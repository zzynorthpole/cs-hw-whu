==> flow/design.v <==
module regFile (
    input clk,
    input rst,
    input reg_write_1,
    input reg_write_2,
    input [4:0] rs1_1,
    input [4:0] rs2_1,
    input [4:0] rs1_2,
    input [4:0] rs2_2,
    output [31:0] rs1_data_1,
    output [31:0] rs2_data_1,
    output [31:0] rs1_data_2,
    output [31:0] rs2_data_2,
    input [4:0] rd_1,
    input [31:0] rd_data_1,
    input [4:0] rd_2,
    input [31:0] rd_data_2
);
    reg [31:0] reg_array[31:0];
    integer i;
    always @(posedge clk) begin
        if (rst) begin
            for (i = 0; i < 32; i = i + 1)
                reg_array[i] <= 32'b0;
        end
        else begin
            if (reg_write_1 || reg_write_2) begin
                if (reg_write_1 && reg_write_2) begin
                    if (rd_1 == rd_2) begin
                        reg_array[rd_2] <= (rd_2 == 5'b0) ? 32'b0 : rd_data_2;
                    end
                    else begin 
                        reg_array[rd_1] <= (rd_1 == 5'b0) ? 32'b0 : rd_data_1;
                        reg_array[rd_2] <= (rd_2 == 5'b0) ? 32'b0 : rd_data_2;
                    end
                end
                else begin
                    if (reg_write_1) begin 
                        reg_array[rd_1] <= (rd_1 == 5'b0) ? 32'b0 : rd_data_1;
                    end
                    if (reg_write_2) begin    
                        reg_array[rd_2] <= (rd_2 == 5'b0) ? 32'b0 : rd_data_2;
                    end
                end
            end
        end
    end
    assign rs1_data_1 = (rs1_1 == 5'b0) ? 32'b0 : reg_array[rs1_1];
    assign rs2_data_1 = (rs2_1 == 5'b0) ? 32'b0 : reg_array[rs2_1];
    assign rs1_data_2 = (rs1_2 == 5'b0) ? 32'b0 : reg_array[rs1_2];
    assign rs2_data_2 = (rs2_2 == 5'b0) ? 32'b0 : reg_array[rs2_2];
endmodule
## From RTL to reports: regFile

What the tools print for regFile, step after step.
Lines are those of the file above, counted from 1.
Operators carry their Yosys type and port widths (W data, S select, Z words).
Cell names lack the library's common part.
A cell with n/a has no value.

| set-up | value |
|---|---|
| design top | regFile |
| clock input | clk |
| library | sky130hd |
| library corner | tt_025C_1v80 |

## Word level

Yosys after proc, flatten, opt, wreduce and memory -nomap, before mapping. Enables and synchronous resets that opt folds into registers are not counted as muxes. Memory bits, and registers merged into a memory's read port (data or address), are not among the register bits. Print and check cells are not counted. Equal cells are merged and count once.
Yosys's memory passes give these memory sizes; they may raise the number of words (mostly to a power of two), join words into wider ones and drop unused or constant bits.

| bit counts | value |
|---|---|
| bits in registers | 0 |
| RAM bits | 1024 |
| memory cells | 1 |
| input port bits | 98 |

| cells by class | value |
|---|---|
| equality and inequality tests | 1 |
| mux-type cells | 46 |
| bitwise logic cells | 3 |
| reduce/logical cells | 8 |

Memories:

| name | depth | width | RTL line | RTL |
|---|---|---|---|---|
| reg_array | 32 | 32 | 19 | `reg [31:0] reg_array[31:0];` |

Operators with widths:

| kind | number |
|---|---|
| $mux W32 | 29 |
| $logic_not A5 Y1 | 6 |
| $mux W1 | 17 |
| $eq A5 B5 Y1 | 1 |
| $or A1 B1 Y1 | 3 |
| $logic_and A1 B1 Y1 | 1 |
| $logic_or A1 B1 Y1 | 1 |

## Logic depth

Longest topological path by Yosys (ltp), each cell counted once; first at word level (registers and memories cut), then after technology mapping (sequential cells cut; the memories' decode and read muxes count).

| logic depth | value |
|---|---|
| depth in word-level cells | 8 |
| ABC_AREA | 1 |
| gate-level depth with buffers | 13 |
| mapped depth without buffers | 9 |

## Netlist

Yosys stat after the flow's synthesis: flattened, memories mapped to cells. It holds for the ABC_AREA given above (unset counts as 0); a run with the other value may have another netlist.

| mapped netlist | value |
|---|---|
| cells in the netlist | 13422 |
| cell area after synthesis | 83118.5 um^2 |
| sequential area | 30749.5 um^2 |
| flip-flop cells | 1024 |
| buffers | 1281 |

Cells by type:

| cell | number | total area (um^2) |
|---|---|---|
| edfxtp_1 | 1024 | 3.07E+04 |
| nand2_1 | 6080 | 2.28E+04 |
| nand3_1 | 2736 | 1.37E+04 |
| o21ai_0 | 1212 | 6.07E+03 |
| clkbuf_1 | 909 | 3.41E+03 |
| nor2_1 | 506 | 1.9E+03 |
| a21oi_1 | 331 | 1.66E+03 |
| buf_2 | 215 | 1.08E+03 |
| inv_1 | 145 | 544.272 |
| buf_1 | 137 | 514.243 |
| o21ai_1 | 40 | 200.192 |
| nand4_1 | 17 | 106.352 |
| clkbuf_2 | 18 | 90.086 |
| nor3_1 | 18 | 90.086 |
| nand2_2 | 10 | 62.56 |
| inv_2 | 9 | 33.782 |
| nand3_2 | 2 | 20.019 |
| nand3b_1 | 2 | 15.014 |

Other cell types: 8; their cells: 11.

## Timing after synthesis

Path of least setup slack by OpenSTA after synthesis, without wires, with an ideal clock, recovery checks aside; 20% of the period is set as input and as output delay. Where synthesis merged equal registers, the netlist keeps one of their names.

| timing path after synthesis | value |
|---|---|
| kind | in2reg |
| start | in rd_1[3] |
| end | mem reg_array[0][0] |
| period | 4.74 ns |
| launch time at the first pin | 0.948 ns |
| arrival time | 3.950 ns |
| required time | 4.274 ns |
| setup slack | 0.325 ns |
| path delay | 3.468 ns |
| driving pins on the path | 5 |
| path buffers | 2 |
| synthesis period reached | 4.415 ns |

"path delay" is the arrival time less input delay plus setup time.
"driving pins on the path": output pins that drive a net of the path, with the launching flip-flop's if there is one; two outputs of one cell count as two.
"synthesis period reached" = period - worst setup slack (recovery checks aside). The figure is calculated, with input and output delays left at 20% of the set period.
The rows between start and end are the longest chain of elaborated cells between them; the timing report does not say that the signal goes this way. Where chains are equally long, one stands for them.
Each line given opens the expression or statement behind the cell; cells for indexed reads and writes are added by Yosys, which also makes memories of some case tables.
The path ends at the enable pin of a flip-flop; only ways to that pin are counted.

| on the way, after synthesis | value |
|---|---|
| cells stage by stage | buf_2 > nor4_1 > inv_1 > buf_2 > o21ai_0 |
| cells in the longest elaborated chain | 7 |

Ends and longest elaborated chain, after synthesis:

| what | RTL line | RTL |
|---|---|---|
| from (decl) | 14 | `input [4:0] rd_1,` |
| $eq A5 B5 Y1 | 29 | `if (rd_1 == rd_2) begin` |
| $mux W1 | 29 |  |
| $mux W1 | 28 | `if (reg_write_1 && reg_write_2) begin` |
| $mux W1 | 27 | `if (reg_write_1 \|\| reg_write_2) begin` |
| $mux W1 | 22 | `if (rst) begin` |
| $or A1 B1 Y1 (2 in a row) | n/a |  |
| to (decl) | 19 | `reg [31:0] reg_array[31:0];` |

## Timing after layout

Path of least setup slack in the final report of stored run 1 (OpenROAD, finished layout, wires in). Where an end is a register, its clock arrival counts in the times.

| timing path post-layout | value |
|---|---|
| kind | in2out |
| start | in rs2_2[0] |
| end | out rs2_data_2[22] |
| period | 5.79 ns |
| output delay | 1.16 ns |
| launch time at the first pin | 1.16 ns |
| arrival time | 4.23 ns |
| required time | 4.63 ns |
| setup slack | 0.41 ns |
| driving pins on the path | 12 |
| path buffers | 4 |

The rows between start and end are the longest chain of elaborated cells between them; the timing report does not say that the signal goes this way. Where chains are equally long, one stands for them.
The chain passes a memory read, where the word-level depth is cut; so it can be longer than that depth.

| on the way, post-layout | value |
|---|---|
| cells stage by stage | buf_8 > buf_4 > buf_12 > nand2_1 > nand3_1 > nand2_1 > nand2_1 > nand2_1 > nor2_1 > nor2_1 > nor2_1 > clkdlybuf4s50_1 |
| cells in the longest elaborated chain | 2 |

Ends and longest elaborated chain, post-layout:

| what | RTL line | RTL |
|---|---|---|
| from (decl) | 9 | `input [4:0] rs2_2,` |
| $mem_v2 Z32 W32 | 19 | `reg [31:0] reg_array[31:0];` |
| $mux W32 | 51 | `assign rs2_data_2 = (rs2_2 == 5'b0) ? 32'b0 : reg_array[rs2_2];` |
| to (decl) | 13 | `output [31:0] rs2_data_2,` |

## Implementation results

Measured data: module regFile, platform sky130hd, 2 stored runs of the flow under differing settings, order arbitrary. Input and output delays are each 20% of the period that was set; the output load is 0.01 pF.
"achieved clock period": clock period set for the run, less the worst setup slack. It is reckoned from that one timing run; input and output delays stay at 20% of the period that was set.
"critical path time" is the time allowed to the run's worst setup path (the clock period less input and output delay, where it has them) less its slack. Clock arrival times count: a late capture clock shortens it, a late launch clock lengthens it.
"power consumption" is the tool's figure for a default switching activity; nothing was simulated.
Settings: n/a = not set for that run.

| name | stored run 1 | stored run 2 |
|---|---|---|
| period_ns | 5.79 | 3.75 |
| CORE_UTILIZATION | 19 | 40 |
| PLACE_DENSITY_LB_ADDON | 0.2 | n/a |
| HOLD_SLACK_MARGIN | 0.05 | n/a |
| CORE_MARGIN | 5 | 2 |
| ABC_AREA | 1 | n/a |
| CTS_CLUSTER_SIZE | 39 | n/a |
| SLEW_MARGIN | 0 | 20 |
| CAP_MARGIN | 20 | 20 |
| area of the standard cells in the finished layout (um^2) | 98528.2 | 94174.1 |
| worst hold slack in the final report (ns) | 1.328 | 0.907 |
| sum of negative setup slack (ns) | 0.000 | -1.335 |
| chip area after synthesis (Yosys) (um^2) | 83118.5 | 72632.2 |
| die footprint (um^2) | 450791.0 | 185003.0 |
| post-layout utilization | 0.226 | 0.522 |
| achieved clock period (ns) | 5.383 | 3.941 |
| critical path time (ns) | 3.07 | 2.44 |
| worst setup path kind | in2out | in2out |
| lowest setup slack (ns) | 0.407 | -0.191 |
| power consumption (W) | 0.02437 | 0.035589 |
